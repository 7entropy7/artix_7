==> flow/design.v <==
`timescale 1ns / 1ps
module MAC_8(
input [3:0] a,b,
input clk,rst,
output [9:0] y
);
wire [3:0] w1,w2;
wire [7:0] w3,w4;
wire [9:0] w5,w6;
pipo_4bit r1 (a,clk,rst,w1);
pipo_4bit r2 (b,clk,rst,w2);
pipo_8bit r3 (w3,clk,rst,w4);
pipo_10bit r4 (w5,clk,rst,w6);
assign w3=w1*w2;
assign w5=w4+w6;
assign y = w6;
endmodule
module pipo_4bit(
input[3:0] din,
input clk,rst,
output reg [3:0] q);
always @ (posedge clk or negedge rst)
if (!rst)
q <= 4'b0000;
else
q <= din;
endmodule
module pipo_8bit(
input[7:0] din,
input clk,rst,
output reg [7:0] q);
always @ (posedge clk or negedge rst)
if (!rst)
q <= 8'b00000000;
else
q <= din;
endmodule
module pipo_10bit(
input[9:0] din,
input clk,rst,
output reg [9:0] q);
always @ (posedge clk or negedge rst)
if (!rst)
q <= 10'b0000000000;
else
q <= din;
endmodule
# From RTL to reports: MAC_8
# Tool output for the design above, in the order of the flow.
# Lines are those of the file above, counted from 1.
# Library cell names are shortened.
# A cell with n/a has no value.
[inputs] top_module="MAC_8" clock="clk" library="sky130hd" pvt_corner="tt_025C_1v80"

# After elaboration
# Counts by Yosys on the flattened word-level netlist (proc, flatten, opt, wreduce; memories kept). Register bits leave out memories and registers merged into their read ports (data or address); mux counts leave out enables and synchronous resets folded into registers. Print and check cells are left out. Cells with the same type and inputs are merged into one.
[bits] word_cells=6 out_inout_bits=10 input_bits=10 regBits=26
[op_classes] add_sub_neg=1 mul=1
[ops] cell="4-bit by 4-bit multiplier with 8-bit output" count=1
[ops] cell="8-bit by 10-bit adder with 10-bit output" count=1

# Depth
# Longest topological path by Yosys (ltp), each cell counted once; first at word level (registers and memories cut), then after technology mapping (sequential cells cut; the memories' decode and read muxes count).
[logic_depth] ltp_word=1 abc_area=1 mapped_depth=10 mapped_depth_nobuf=10

# Netlist
# Source: synth_stat.txt of the flow (Yosys; design flattened, memories mapped). It holds for the ABC_AREA given above (unset counts as 0); a run with the other value may have another netlist.
# The area totals of this step are shown rounded.
[mapped] synth_area_um2=1530 seqArea_um2=651 mapped_cells=172 buf_cells=0 flip_flops=26
[types] type="dfrtp_1" count=26 type_area_um2=650.624
[types] type="ha_1" count=20 type_area_um2=250.24
[types] type="nand2_1" count=54 type_area_um2=202.694
[types] type="inv_1" count=34 type_area_um2=127.622
[types] type="fa_1" count=5 type_area_um2=100.096
[types] type="xor2_1" count=6 type_area_um2=52.55
[types] type="nand3_1" count=7 type_area_um2=35.034
[types] type="a21oi_1" count=6 type_area_um2=30.029
[types] type="nor2_1" count=6 type_area_um2=22.522
[types] type="xnor2_1" count=2 type_area_um2=17.517
[types] type="nand3_2" count=1 type_area_um2=10.01
[types] type="o21ai_2" count=1 type_area_um2=8.758
[types] type="a21boi_0" count=1 type_area_um2=7.507
[types] type="o21a_1" count=1 type_area_um2=7.507
[types] type="nand4_1" count=1 type_area_um2=6.256
[types] type="o21ai_0" count=1 type_area_um2=5.005

# Worst setup path after synthesis
# Source: OpenSTA report_checks on the synthesized netlist (no wires, ideal clock, input and output delay 20% of the period each), path of least setup slack; recovery checks are left aside. Register names are those of the netlist, which keeps one name where synthesis merged equal registers.
[synth_timing] path_type="register -> register" start="register r2.q[3]" end="register r3.q[6]" path_delay_ns=2.481 stages=9 t_first_pin_ns=0.000 slack_ns=-0.021 arrival_ns=2.402 required_ns=2.381 tclk_ns=2.46 setup_ns=0.079 path_buffers=0 synth_period_reached_ns=2.481
# "path_delay_ns" = arrival - input delay + setup time.
# "stages": output pins that drive a net of the path, with the launching flip-flop's if there is one; two outputs of one cell count as two.
# "synth_period_reached_ns" = period - worst setup slack (recovery checks aside). The figure is calculated, with input and output delays left at 20% of the set period.
# The rows between start and end are the longest chain of elaborated cells between them; the timing report does not say that the signal goes this way. Where chains are equally long, one stands for them.
# A line is the first line of the expression or statement that the cell stems from. Yosys adds cells for indexed reads and writes and turns some case tables into memories.
[synth_via] cell_sequence="dfrtp_1 -> nand2_1 -> fa_1 -> inv_1 -> fa_1 -> inv_1 -> fa_1 -> o21ai_0 -> xor2_1" elab_chain_cells=1 cone_cells=1 lines_between=1 cone_classes="1 x mul"
[synth_rtl] item="start, declared" line_no=21 text="output reg [3:0] q);"
[synth_rtl] item="start, assigned" line_no=24 text="q <= 4'b0000;"
[synth_rtl] item="start, assigned" line_no=26 text="q <= din;"
[synth_rtl] item="4-bit by 4-bit multiplier with 8-bit output" line_no=14 text="assign w3=w1*w2;"
[synth_rtl] item="end, assigned" line_no=34 text="q <= 8'b00000000;"
[synth_rtl] item="end, assigned" line_no=36 text="q <= din;"
[synth_rtl] item="end, declared" line_no=31 text="output reg [7:0] q);"

# Timing after layout
# Path of least setup slack in the final report of job 1 (OpenROAD, finished layout, wires in). Where an end is a register, its clock arrival counts in the times.
[layout_timing] path_type="register -> register" start="register r1.q[1]" end="register r3.q[6]" path_buffers=0 stages=9 setup_ns=0.08 slack_ns=0.40 tclk_ns=3.3 arrival_ns=3.15 required_ns=3.55 t_first_pin_ns=0.33
# The rows between start and end are the longest chain of elaborated cells between them; the timing report does not say that the signal goes this way. Where chains are equally long, one stands for them.
[layout_via] cell_sequence="dfrtp_1 -> nand2_1 -> fa_1 -> inv_1 -> fa_1 -> inv_1 -> fa_1 -> o21ai_0 -> xor2_1" elab_chain_cells=1 cone_cells=1 lines_between=1 cone_classes="1 x mul"
[layout_rtl] item="start, declared" line_no=21 text="output reg [3:0] q);"
[layout_rtl] item="start, assigned" line_no=24 text="q <= 4'b0000;"
[layout_rtl] item="start, assigned" line_no=26 text="q <= din;"
[layout_rtl] item="4-bit by 4-bit multiplier with 8-bit output" line_no=14 text="assign w3=w1*w2;"
[layout_rtl] item="end, assigned" line_no=34 text="q <= 8'b00000000;"
[layout_rtl] item="end, assigned" line_no=36 text="q <= din;"
[layout_rtl] item="end, declared" line_no=31 text="output reg [7:0] q);"

Hand-over note for MAC_8

Below are 2 stored runs of the flow (Yosys, OpenROAD; platform sky130hd) on MAC_8, each with its settings and what was measured, unordered. Constraints: input delay and output delay 20% of the set period each, output load 0.01 pF.
By "achievedPeriod_ns" is meant the clock period of the run minus its worst setup slack. This is arithmetic on one report: input and output delays are still those of the set period (20% each).
"critical_path_time_ns" means the part of the period allowed to the worst setup path (the constraints hold back 20% at inputs and 20% at outputs) less its slack; where the path has registers, the arrival times of their clocks count too.
The results are shown rounded.

[flow] job 1: files
==> flow/run.sh <==
#!/bin/bash
# the make line also repeats the synthesis and layout settings of config.mk as NAME=value (left out here)
make -C /OpenROAD-flow-scripts/flow DESIGN_CONFIG=/design/flow/config.mk WORK_HOME=/design/flow/orfs CLKGATE_MAP_FILE= finish
==> flow/config.mk <==
export PLATFORM = sky130hd
export DESIGN_NAME = MAC_8
export DESIGN_NICKNAME = MAC_8
export VERILOG_FILES = /design/flow/design.v
export SDC_FILE = /design/flow/constraint.sdc
export NUM_CORES = 4
export LEC_CHECK = 0
export ABC_AREA = 1
export CAP_MARGIN = 35
export CELL_PAD_IN_SITES_DETAIL_PLACEMENT = 2
export CELL_PAD_IN_SITES_GLOBAL_PLACEMENT = 0
export CORE_MARGIN = 2
export CORE_UTILIZATION = 43
export CTS_CLUSTER_SIZE = 82
export HOLD_SLACK_MARGIN = 0.06
export MAX_ROUTING_LAYER = met4
export MIN_ROUTING_LAYER = met1
export PLACE_DENSITY = 0.67
export SLEW_MARGIN = 40
==> flow/constraint.sdc <==
create_clock -name core_clock -period 3.3 [get_ports {clk}]
set_input_delay 0.6600 -clock core_clock [delete_from_list [all_inputs] [get_ports {clk}]]
set_output_delay 0.6600 -clock core_clock [all_outputs]
set_load 0.01 [all_outputs]

[flow] job 1: metrics
[metrics] final_setup_tns_ns = 0.000
[metrics] post_route_util_pct = 54.3
[metrics] achievedPeriod_ns = 2.899
[metrics] die_footprint_um2 = 4060
[metrics] fin_hold_ws_ns = 0.493
[metrics] critical_path_time_ns = 2.90
[metrics] worstPathKind = register -> register
[metrics] synthArea_um2 = 1530
[metrics] worstSetupSlack_ns = 0.401

[flow] job 2: files
==> flow/run.sh <==
#!/bin/bash
# the make line also repeats the synthesis and layout settings of config.mk as NAME=value (left out here)
make -C /OpenROAD-flow-scripts/flow DESIGN_CONFIG=/design/flow/config.mk WORK_HOME=/design/flow/orfs CLKGATE_MAP_FILE= finish
==> flow/config.mk <==
export PLATFORM = sky130hd
export DESIGN_NAME = MAC_8
export DESIGN_NICKNAME = MAC_8
export VERILOG_FILES = /design/flow/design.v
export SDC_FILE = /design/flow/constraint.sdc
export NUM_CORES = 4
export LEC_CHECK = 0
export CAP_MARGIN = 20
export CELL_PAD_IN_SITES_DETAIL_PLACEMENT = 1
export CORE_MARGIN = 6
export CORE_UTILIZATION = 36
export CTS_CLUSTER_DIAMETER = 238
export GPL_ROUTABILITY_DRIVEN = 0
export GPL_TIMING_DRIVEN = 1
export MIN_ROUTING_LAYER = met1
export PLACE_DENSITY_LB_ADDON = 0.08
export SETUP_SLACK_MARGIN = -0.22
export SLEW_MARGIN = 20
==> flow/constraint.sdc <==
create_clock -name core_clock -period 2.31 [get_ports {clk}]
set_input_delay 0.4620 -clock core_clock [delete_from_list [all_inputs] [get_ports {clk}]]
set_output_delay 0.4620 -clock core_clock [all_outputs]
set_load 0.01 [all_outputs]

[flow] job 2: metrics
[metrics] final_setup_tns_ns = -1.01
[metrics] post_route_util_pct = 50.4
[metrics] achievedPeriod_ns = 2.636
[metrics] die_footprint_um2 = 5860
[metrics] fin_hold_ws_ns = 0.515
[metrics] critical_path_time_ns = 2.64
[metrics] worstPathKind = register -> register
[metrics] synthArea_um2 = 1500
[metrics] worstSetupSlack_ns = -0.326

End of note.
